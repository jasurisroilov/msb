==> flow/design.v <==
module receiver #(
    parameter DW_IN = 64
) 
(
    input clk,
    input [DW_IN - 1:0] data,
    output reg [7:0] pos = 0
);
reg unsigned [7:0] i = 0;
reg unsigned [7:0] buff[63:0];
wire [7:0] b0 = buff[0];
wire [7:0] b1 = buff[1];
wire [7:0] b2 = buff[2];
wire [7:0] b3 = buff[3];
wire [7:0] b4 = buff[4];
wire [7:0] b5 = buff[5];
wire [7:0] b6 = buff[6];
wire [7:0] b7 = buff[7];
always @(posedge clk) 
begin
    for (i=0; i<8; i=i+1)
    begin
        if (data[8*i + 7])
            buff[i] <= 8;
        else if (data[8*i + 6])
            buff[i] <= 7;
        else if (data[8*i + 5])
            buff[i] <= 6;
        else if (data[8*i + 4])
            buff[i] <= 5;
        else if (data[8*i + 3])
            buff[i] <= 4;
        else if (data[8*i + 2])
            buff[i] <= 3;
        else if (data[8*i + 1])
            buff[i] <= 2;
        else if (data[8*i + 0])
            buff[i] <= 1;
        else
            buff[i] <= 0;
    end
    pos <= 0;
    if(buff[7])
        pos <= buff[7] + 56;
    else if (buff[6])
        pos <= buff[6] + 48;
    else if (buff[5])
        pos <= buff[5] + 40;
    else if (buff[4])
        pos <= buff[4] + 32;
    else if (buff[3])
        pos <= buff[3] + 24;
    else if (buff[2])
        pos <= buff[2] + 16;
    else if (buff[1])
        pos <= buff[1] + 8;
    else if (buff[0])
        pos <= buff[0];
    else
        pos <= 0;
end
endmodule
Reports on receiver
Tool output for the design above, in the order of the flow.
Line numbers count from 1 in the design file above.
Library cell names are shortened.
{"block": "setup", "top": "receiver", "clk_port": "clk", "cell_library": "sky130hd", "corner": "tt_025C_1v80"}

After elaboration
Counts by Yosys on the flattened word-level netlist (proc, flatten, opt, wreduce). Print and check cells are left out. Cells with the same type and inputs are merged into one.
{"block": "bits", "out_inout_bits": 8, "ff_bits": 72, "in_bits": 65, "word_cells": 104}
{"block": "op_classes", "muxes": 64, "reduce_logical": 16, "add_sub_neg": 7}
{"block": "ops", "operator": "2-to-1 mux 3 bit", "n": 32}
{"block": "ops", "operator": "nonzero test 8 bit", "n": 8}
{"block": "ops", "operator": "2-to-1 mux 8 bit", "n": 8}
{"block": "ops", "operator": "OR reduction 7 bit", "n": 8}
{"block": "ops", "operator": "adder 8 x 6 -> 8 bit with constant B", "n": 4}
{"block": "ops", "operator": "2-to-1 mux 2 bit", "n": 16}
{"block": "ops", "operator": "adder 8 x 5 -> 8 bit with constant B", "n": 2}
{"block": "ops", "operator": "adder 8 x 4 -> 8 bit with constant B", "n": 1}
{"block": "ops", "operator": "2-to-1 mux 1 bit", "n": 8}

Depth
Yosys ltp: most cells in a row. Word level: on the elaborated netlist, between registers, memories and ports. Mapped: between sequential cells and ports; inverters and the memories' decode and read muxes count.
{"block": "depth", "ltp_word": 9, "ABC_AREA": 0, "depth_mapped": 5, "depth_no_buf": 4}

Synthesis result
Yosys stat after the flow's synthesis: flattened, memories mapped to cells. It holds for the ABC_AREA given above (unset counts as 0); a run with the other value may have another netlist.
{"block": "types", "cell_type": "dfxtp_1", "n": 39, "type_area_um2": 780.749}
{"block": "types", "cell_type": "a21oi_1", "n": 42, "type_area_um2": 210.202}
{"block": "types", "cell_type": "o21bai_1", "n": 11, "type_area_um2": 82.579}
{"block": "types", "cell_type": "nor2_1", "n": 19, "type_area_um2": 71.318}
{"block": "types", "cell_type": "inv_1", "n": 17, "type_area_um2": 63.811}
{"block": "types", "cell_type": "nand2b_1", "n": 8, "type_area_um2": 50.048}
{"block": "types", "cell_type": "o21ai_0", "n": 8, "type_area_um2": 40.038}
{"block": "types", "cell_type": "nor4_1", "n": 6, "type_area_um2": 37.536}
{"block": "types", "cell_type": "or4_4", "n": 3, "type_area_um2": 33.782}
{"block": "types", "cell_type": "a211o_1", "n": 3, "type_area_um2": 26.275}
{"block": "types", "cell_type": "nor4b_1", "n": 3, "type_area_um2": 26.275}
{"block": "types", "cell_type": "o211ai_1", "n": 3, "type_area_um2": 22.522}
{"block": "types", "cell_type": "or4_1", "n": 3, "type_area_um2": 22.522}
{"block": "types", "cell_type": "nor4_4", "n": 1, "type_area_um2": 21.27}
{"block": "types", "cell_type": "a2111o_1", "n": 1, "type_area_um2": 11.261}
{"block": "types", "cell_type": "a2111oi_0", "n": 1, "type_area_um2": 8.758}
{"block": "types", "cell_type": "o311ai_1", "n": 1, "type_area_um2": 8.758}
{"block": "types", "cell_type": "buf_4", "n": 1, "type_area_um2": 7.507}
Other cell types: 5; their cells: 5.
{"block": "mapped", "area_mm2": 0.001549, "seqArea_mm2": 0.0007807, "cell_count": 175, "ffs": 39, "buf_cells": 3}

Path before layout
OpenSTA on the mapped netlist: ideal clock, no wires. The path of least setup slack (recovery checks aside). Input and output delay are each 20% of the period. Register names are those of the netlist, which keeps one name where synthesis merged equal registers.
{"block": "synth_timing", "path_kind": "flip-flop to flip-flop", "startpoint": "register buff[7][0]", "endpoint": "register pos[0]", "launch_ns": 0.000, "setup_time_ns": 0.059, "clock_period_ns": 2.1, "arrival_ns": 1.582, "delay_ns": 1.641, "path_buffers": 0, "stages": 5, "required_time_ns": 2.041, "path_slack_ns": 0.458, "period_less_setup_slack_ns": 1.642}
"delay_ns" is the arrival time less input delay plus setup time.
"stages": output pins that drive a net of the path, with the launching flip-flop's if there is one; two outputs of one cell count as two.
"period_less_setup_slack_ns" = period - worst setup slack (recovery checks aside). The figure is calculated, with input and output delays left at 20% of the set period.
Between the ends stands the longest chain of elaborated cells between them, by number of cells; it is not shown to be the way that was timed. Of several equally long chains one is given.
Each line given opens the expression or statement behind the cell; cells for indexed reads and writes are added by Yosys, which also makes memories of some case tables.
At most two assigning lines are given for a register; there are more.
{"block": "synth_via", "path_cell_list": "dfxtp_1 -> or4_1 -> or4_4 -> a21oi_1 -> a211o_1", "elab_chain_cells": 2, "cells_between": 3, "lines_between": 2, "classes_between": "add/sub: 1; mux: 1; reduce/logical: 1"}
{"block": "synth_lines", "item": "start, declared", "line_no": 10, "source": "reg unsigned [7:0] buff[63:0];"}
{"block": "synth_lines", "item": "start, assigned", "line_no": 24, "source": "buff[i] <= 8;"}
{"block": "synth_lines", "item": "start, assigned", "line_no": 26, "source": "buff[i] <= 7;"}
{"block": "synth_lines", "item": "adder 8 x 6 -> 8 bit", "line_no": 44, "source": "pos <= buff[7] + 56;"}
{"block": "synth_lines", "item": "2-to-1 mux 8 bit", "line_no": 43, "source": "if(buff[7])"}
{"block": "synth_lines", "item": "end, assigned", "line_no": 44}
{"block": "synth_lines", "item": "end, assigned", "line_no": 46, "source": "pos <= buff[6] + 48;"}
{"block": "synth_lines", "item": "end, declared", "line_no": 7, "source": "output reg [7:0] pos = 0"}

Timing after layout
From the final timing report of run 1: the path of least setup slack in the routed layout; clock arrival at registers is part of the times.
{"block": "layout_timing", "path_kind": "flip-flop to flip-flop", "startpoint": "register buff[7][0]", "endpoint": "register pos[0]", "path_buffers": 0, "launch_ns": 0.28, "stages": 5, "required_time_ns": 1.97, "setup_time_ns": 0.05, "path_slack_ns": -0.08, "arrival_ns": 2.05, "clock_period_ns": 1.74}
Between the ends stands the longest chain of elaborated cells between them, by number of cells; it is not shown to be the way that was timed. Of several equally long chains one is given.
At most two assigning lines are given for a register; there are more.
{"block": "layout_via", "path_cell_list": "dfxtp_1 -> or4_1 -> or4_4 -> a21oi_1 -> a211o_1", "elab_chain_cells": 2, "cells_between": 3, "lines_between": 2, "classes_between": "add/sub: 1; mux: 1; reduce/logical: 1"}
{"block": "layout_lines", "item": "start, declared", "line_no": 10, "source": "reg unsigned [7:0] buff[63:0];"}
{"block": "layout_lines", "item": "start, assigned", "line_no": 24, "source": "buff[i] <= 8;"}
{"block": "layout_lines", "item": "start, assigned", "line_no": 26, "source": "buff[i] <= 7;"}
{"block": "layout_lines", "item": "adder 8 x 6 -> 8 bit", "line_no": 44, "source": "pos <= buff[7] + 56;"}
{"block": "layout_lines", "item": "2-to-1 mux 8 bit", "line_no": 43, "source": "if(buff[7])"}
{"block": "layout_lines", "item": "end, assigned", "line_no": 44}
{"block": "layout_lines", "item": "end, assigned", "line_no": 46, "source": "pos <= buff[6] + 48;"}
{"block": "layout_lines", "item": "end, declared", "line_no": 7, "source": "output reg [7:0] pos = 0"}

Hand-over note for receiver

Below are 2 stored runs of the flow (Yosys, OpenROAD; platform sky130hd) on receiver, each with its settings and what was measured, unordered. Constraints: input delay and output delay 20% of the set period each, output load 0.01 pF.
"timing.worst_path_ns": the worst setup path's part of the clock period (all of it between registers, 20% less for each end at a port) less its slack. A launch clock that arrives late makes it longer, a capture clock that arrives late makes it shorter.
"fin_power_uw" rests on the timing tool's default activity at the inputs, not on a simulated workload.

Run 1
==> flow/run.sh <==
#!/bin/bash
# the make line also repeats the synthesis and layout settings of config.mk as NAME=value (left out here)
make -C /OpenROAD-flow-scripts/flow DESIGN_CONFIG=/design/flow/config.mk WORK_HOME=/design/flow/orfs CLKGATE_MAP_FILE= finish
==> flow/config.mk <==
export PLATFORM = sky130hd
export DESIGN_NAME = receiver
export DESIGN_NICKNAME = receiver
export VERILOG_FILES = /design/flow/design.v
export SDC_FILE = /design/flow/constraint.sdc
export NUM_CORES = 4
export LEC_CHECK = 0
export CAP_MARGIN = 20
export CELL_PAD_IN_SITES_GLOBAL_PLACEMENT = 2
export CORE_MARGIN = 7
export CORE_UTILIZATION = 20
export CTS_CLUSTER_DIAMETER = 188
export PLACE_DENSITY = 0.42
export SETUP_SLACK_MARGIN = -0.14
export SLEW_MARGIN = 20
==> flow/constraint.sdc <==
create_clock -name core_clock -period 1.74 [get_ports {clk}]
set_input_delay 0.3480 -clock core_clock [delete_from_list [all_inputs] [get_ports {clk}]]
set_output_delay 0.3480 -clock core_clock [all_outputs]
set_load 0.01 [all_outputs]

==> results of run 1, as JSON <==
{
  "fin_power_uw": 2068,
  "ws_hold_ns": 0.470,
  "synthArea_mm2": 0.001549,
  "total_negative_slack_ns": -0.168,
  "ws_setup_ns": -0.082,
  "dieArea_mm2": 0.010405,
  "finish.stdcell_area_mm2": 0.0025149,
  "timing.worst_path_ns": 1.82,
  "critical_path_kind": "flip-flop to flip-flop"
}

Run 2
==> flow/run.sh <==
#!/bin/bash
# the make line also repeats the synthesis and layout settings of config.mk as NAME=value (left out here)
make -C /OpenROAD-flow-scripts/flow DESIGN_CONFIG=/design/flow/config.mk WORK_HOME=/design/flow/orfs CLKGATE_MAP_FILE= finish
==> flow/config.mk <==
export PLATFORM = sky130hd
export DESIGN_NAME = receiver
export DESIGN_NICKNAME = receiver
export VERILOG_FILES = /design/flow/design.v
export SDC_FILE = /design/flow/constraint.sdc
export NUM_CORES = 4
export LEC_CHECK = 0
export CAP_MARGIN = 20
export CORE_MARGIN = 2
export CORE_UTILIZATION = 40
export SETUP_SLACK_MARGIN = -0.04
export SLEW_MARGIN = 20
==> flow/constraint.sdc <==
create_clock -name core_clock -period 2.03 [get_ports {clk}]
set_input_delay 0.4060 -clock core_clock [delete_from_list [all_inputs] [get_ports {clk}]]
set_output_delay 0.4060 -clock core_clock [all_outputs]
set_load 0.01 [all_outputs]

==> results of run 2, as JSON <==
{
  "fin_power_uw": 1668,
  "ws_hold_ns": 0.428,
  "synthArea_mm2": 0.001549,
  "total_negative_slack_ns": 0.000,
  "ws_setup_ns": 0.236,
  "dieArea_mm2": 0.0043864,
  "finish.stdcell_area_mm2": 0.0024111,
  "timing.worst_path_ns": 1.79,
  "critical_path_kind": "flip-flop to flip-flop"
}

End of note.
